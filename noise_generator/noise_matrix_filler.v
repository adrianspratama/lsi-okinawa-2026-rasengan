==> flow/design.v <==
`timescale 1ns / 1ps
module lfsr_noise_gen #(
    parameter DATA_WIDTH = 16,      
    parameter SEED       = 32'hACE1_2345  
)(
    input  wire clk,
    input  wire rst_n,
    input  wire enable,
    output wire [DATA_WIDTH-1:0] noise_out,
    output reg  valid_out
);
    reg [31:0] r_lfsr;
    localparam [31:0] POLY_MASK = 32'h80200003;
    always @(posedge clk or negedge rst_n) begin
        if (!rst_n) begin
            r_lfsr    <= SEED; 
            valid_out <= 0;
        end else if (enable) begin
            valid_out <= 1;
            if (r_lfsr[0] == 1'b1) begin
                r_lfsr <= (r_lfsr >> 1) ^ POLY_MASK; 
            end else begin
                r_lfsr <= (r_lfsr >> 1);
            end
        end else begin
            valid_out <= 0;
        end
    end
    generate
        if (DATA_WIDTH < 32) begin
            assign noise_out = r_lfsr[31 : 32-DATA_WIDTH];
        end else begin
            assign noise_out = { {(DATA_WIDTH-32){1'b0}}, r_lfsr };
        end
    endgenerate
endmodule
module noise_matrix_filler #(
    parameter DATA_WIDTH = 16,  
    parameter ADDR_WIDTH = 14 
)(
    input wire clk,
    input wire rst_n,
    input wire start,
    input wire [2:0] size,
    output reg [ADDR_WIDTH-1:0] bram_addr,
    output wire [DATA_WIDTH-1:0] bram_wdata,
    output wire bram_we,           
    output reg done
);
    wire noise_valid;
    wire [DATA_WIDTH-1:0] noise_val;
    reg enable_lfsr;
    reg [ADDR_WIDTH-1:0] addr_limit; 
    lfsr_noise_gen #(
        .DATA_WIDTH(DATA_WIDTH)
    ) noise_inst (
        .clk(clk),
        .rst_n(rst_n),
        .enable(enable_lfsr),
        .noise_out(noise_val),
        .valid_out(noise_valid)
    );
    reg [ADDR_WIDTH-1:0] decoded_limit;
    always @(*) begin
        case (size)
            3'b000: decoded_limit = 14'd15;     
            3'b001: decoded_limit = 14'd63;     
            3'b010: decoded_limit = 14'd255;    
            3'b011: decoded_limit = 14'd1023;   
            3'b100: decoded_limit = 14'd4095;   
            3'b101: decoded_limit = 14'd16383;  
            default: decoded_limit = 14'd16383;
        endcase
    end
    assign bram_wdata = noise_val; 
    assign bram_we = enable_lfsr && noise_valid; 
    always @(posedge clk or negedge rst_n) begin
        if (!rst_n) begin
            bram_addr   <= 0;
            enable_lfsr <= 1;
            done        <= 0;
            addr_limit  <= 0;
        end else begin
            if (start && !enable_lfsr && !done) begin
                bram_addr   <= 0;
                done        <= 0;
                addr_limit  <= decoded_limit; 
            end 
            if (enable_lfsr) begin
                if (noise_valid) begin
                    if (bram_addr == addr_limit) begin
                        done        <= 1;
                    end else begin
                        bram_addr   <= bram_addr + 1;
                    end
                end
            end else begin
                if (!start) done <= 0;  
            end
        end
    end
endmodule
# From RTL to reports: noise_matrix_filler
# What the tools print for noise_matrix_filler, step after step.
# Line numbers count from 1 in the design file above.
# Operators: Yosys type, input widths -> output width; for muxes data width and select width s.
# Cell names lack the library's common part.
# Not given: --
# design
design	noise_matrix_filler
clock_port	clk
cell_library	sky130hd
corner	tt_025C_1v80

# Elaborated design
# Source: Yosys, flattened and elaborated, memories not mapped. Widths are those after wreduce. Registers that Yosys merges into a memory's read port (data or address) are not register bits. Print and check cells do not count. Equal cells are merged and count once.
# classes
n_logic	2
addsub	1
mux	1
reduce_and_logical	3
# ops
operator	count
$mux 32	1
$add 14x1->14 const B	1
$logic_not 14->1	1
$reduce_and 2->1	2
$not 3->4	1
$not 1->1	1
# word_totals
wordCells	11
output_inout_bits	32
reg_bits	48
input_bits	6

# Longest topological paths
# Longest topological path by Yosys (ltp), each cell counted once; first at word level (registers and memories cut), then after technology mapping (sequential cells cut; the memories' decode and read muxes count).
# logic_depth
ltp_word	3
ABC_AREA	0
ltp_mapped	6

# Synthesis result
# Yosys stat after the flow's synthesis: flattened, memories mapped to cells. It holds for the ABC_AREA given above (unset counts as 0); a run with the other value may have another netlist.
# Totals and module areas in this step are rounded.
# by_type
cell_type	count	area_total_um2
dfrtp_1	34	850.816
dfstp_2	14	367.853
buf_4	16	120.115
xnor2_1	12	105.101
nand4_1	7	43.792
xor2_1	4	35.034
ha_1	2	25.024
nand3_1	4	20.019
inv_1	4	15.014
mux2_4	1	15.014
nor4b_2	1	15.014
buf_6	1	11.261
nand2_1	3	11.261
nor2_1	3	11.261
nor3_2	1	10.01
and4_1	1	8.758
o21bai_1	1	7.507
and3_1	1	6.256
# Not listed: further types 4, cells in them 4.
# synth_totals
mapped_area_mm2	0.0017
seqArea_mm2	0.0012
n_buf	17
ffs	48
cell_count	114
# The figures by module come from a second, unflattened synthesis with its own total; it is not the netlist above.
# hier_totals
hier_cells	157
area_unflattened_mm2	0.0022
# Rows give one instance, submodules left out.
# modules
module	mod_area_mm2	cells	n_inst	seq_area_mm2
lfsr_noise_gen #(DATA_WIDTH=16)	0.0015	90	1	0.00084
noise_matrix_filler	0.00073	67	1	0.00038

# Timing after synthesis
# Source: OpenSTA report_checks on the synthesized netlist (no wires, ideal clock, input and output delay 20% of the period each), path of least setup slack; recovery checks are left aside. Register names are those of the netlist, which keeps one name where synthesis merged equal registers.
# synth_path
kind	register -> register
start	register bram_addr[0]
end	register bram_addr[1]
t_arrival_ns	1.411
t_required_ns	1.425
path_stages	7
path_slack_ns	0.013
path_delay_ns	1.536
period_ns	1.55
t_first_pin_ns	0.000
synth_period_reached_ns	1.537
# "path_delay_ns" = arrival - input delay + setup time.
# "path_stages" counts driving pins, that of a launching flip-flop among them; a cell with two outputs on the path counts twice.
# "synth_period_reached_ns" is the clock period less the worst setup slack; recovery checks do not enter. This is arithmetic on one report: input and output delays are still those of the set period (20% each).
# Between the ends stands the longest chain of elaborated cells between them, by number of cells; it is not shown to be the way that was timed. Of several equally long chains one is given.
# A line is the first line of the expression or statement that the cell stems from. Yosys adds cells for indexed reads and writes and turns some case tables into memories.
# At most two assigning lines are given for a register; there are more.
# synth_between
cell_sequence	dfrtp_1 > inv_1 > ha_1 > nor4b_2 > nand4_1 > nand2_2 > mux2_4
elab_chain_len	3
cone_cells	4
lines_between	2
classes_between	add/sub: 1; logic: 1; reduce/logical: 2
# synth_lines
item	line	text
start: declaration	45	output reg [ADDR_WIDTH-1:0] bram_addr,
start: assignment	79	bram_addr   <= 0;
start: assignment	94	bram_addr   <= bram_addr + 1;
$logic_not 14->1	91	if (bram_addr == addr_limit) begin
$not 1->1	--
$reduce_and 2->1	--
end: assignment	85	bram_addr   <= 0;
end: assignment	94
end: declaration	45

# Path in the finished layout
# Path of least setup slack in the final report of flow run 1 (OpenROAD, finished layout, wires in). Where an end is a register, its clock arrival counts in the times.
# layout_path
kind	register -> output
start	register noise_inst.valid_out
end	output bram_we
t_arrival_ns	1.49
path_stages	2
path_slack_ns	0.75
t_required_ns	2.25
t_first_pin_ns	0.29
period_ns	2.81
# At most two assigning lines are given for a register; there are more.
# layout_between
cell_sequence	dfrtp_1 > clkdlybuf4s50_1
elab_chain_len	0
cone_cells	0
lines_between	0
# layout_lines
item	line	text
start: declaration	10	output reg  valid_out
start: assignment	17	valid_out <= 0;
start: assignment	19	valid_out <= 1;
end: declaration	47	output wire bram_we,

# noise_matrix_filler through Yosys and OpenROAD on sky130hd: 2 stored runs, unordered, with their settings and measured results. The constraints put input and output delay at 20% of the set period each and load the outputs with 0.01 pF.
# By "timing.achieved_period_ns" is meant the clock period of the run minus its worst setup slack. This is arithmetic on one report: input and output delays are still those of the set period (20% each).
# "worst_path_allowed_less_slack_ns" = time allowed to the worst setup path (clock period - input delay - output delay, where it has them) - its slack; a late launch clock adds to it, a late capture clock takes from it.
# "final_power_uw" rests on the timing tool's default activity at the inputs, not on a simulated workload.
# Values from the reports are rounded here.
# Among the settings, . means not set for that run.
run name	period_ns	CORE_UTILIZATION	SETUP_SLACK_MARGIN	PLACE_DENSITY_LB_ADDON	CELL_PAD_IN_SITES_DETAIL_PLACEMENT	GPL_ROUTABILITY_DRIVEN	CTS_CLUSTER_SIZE	CTS_CLUSTER_DIAMETER	CAP_MARGIN	CORE_MARGIN	SLEW_MARGIN	CORE_ASPECT_RATIO	MIN_ROUTING_LAYER	ys_area_mm2	finalCellArea_mm2	tns_setup_ns	worst_path_allowed_less_slack_ns	critical_path_type	fin_util_pct	die_area_mm2	timing.achieved_period_ns	ws_setup_ns	final_power_uw
flow run 1	2.81	26	0.17	0.22	0	0	84	280	20	2	20	.	.	0.0017	0.0021	0.000	1.49	register -> output	33	0.0072	2.056	0.75	1200
flow run 2	2.72	52	0.54	0.29	1	.	57	312	15	2	20	0.88	met2	0.0017	0.0021	0.000	1.55	register -> output	67	0.0037	2.091	0.63	1300
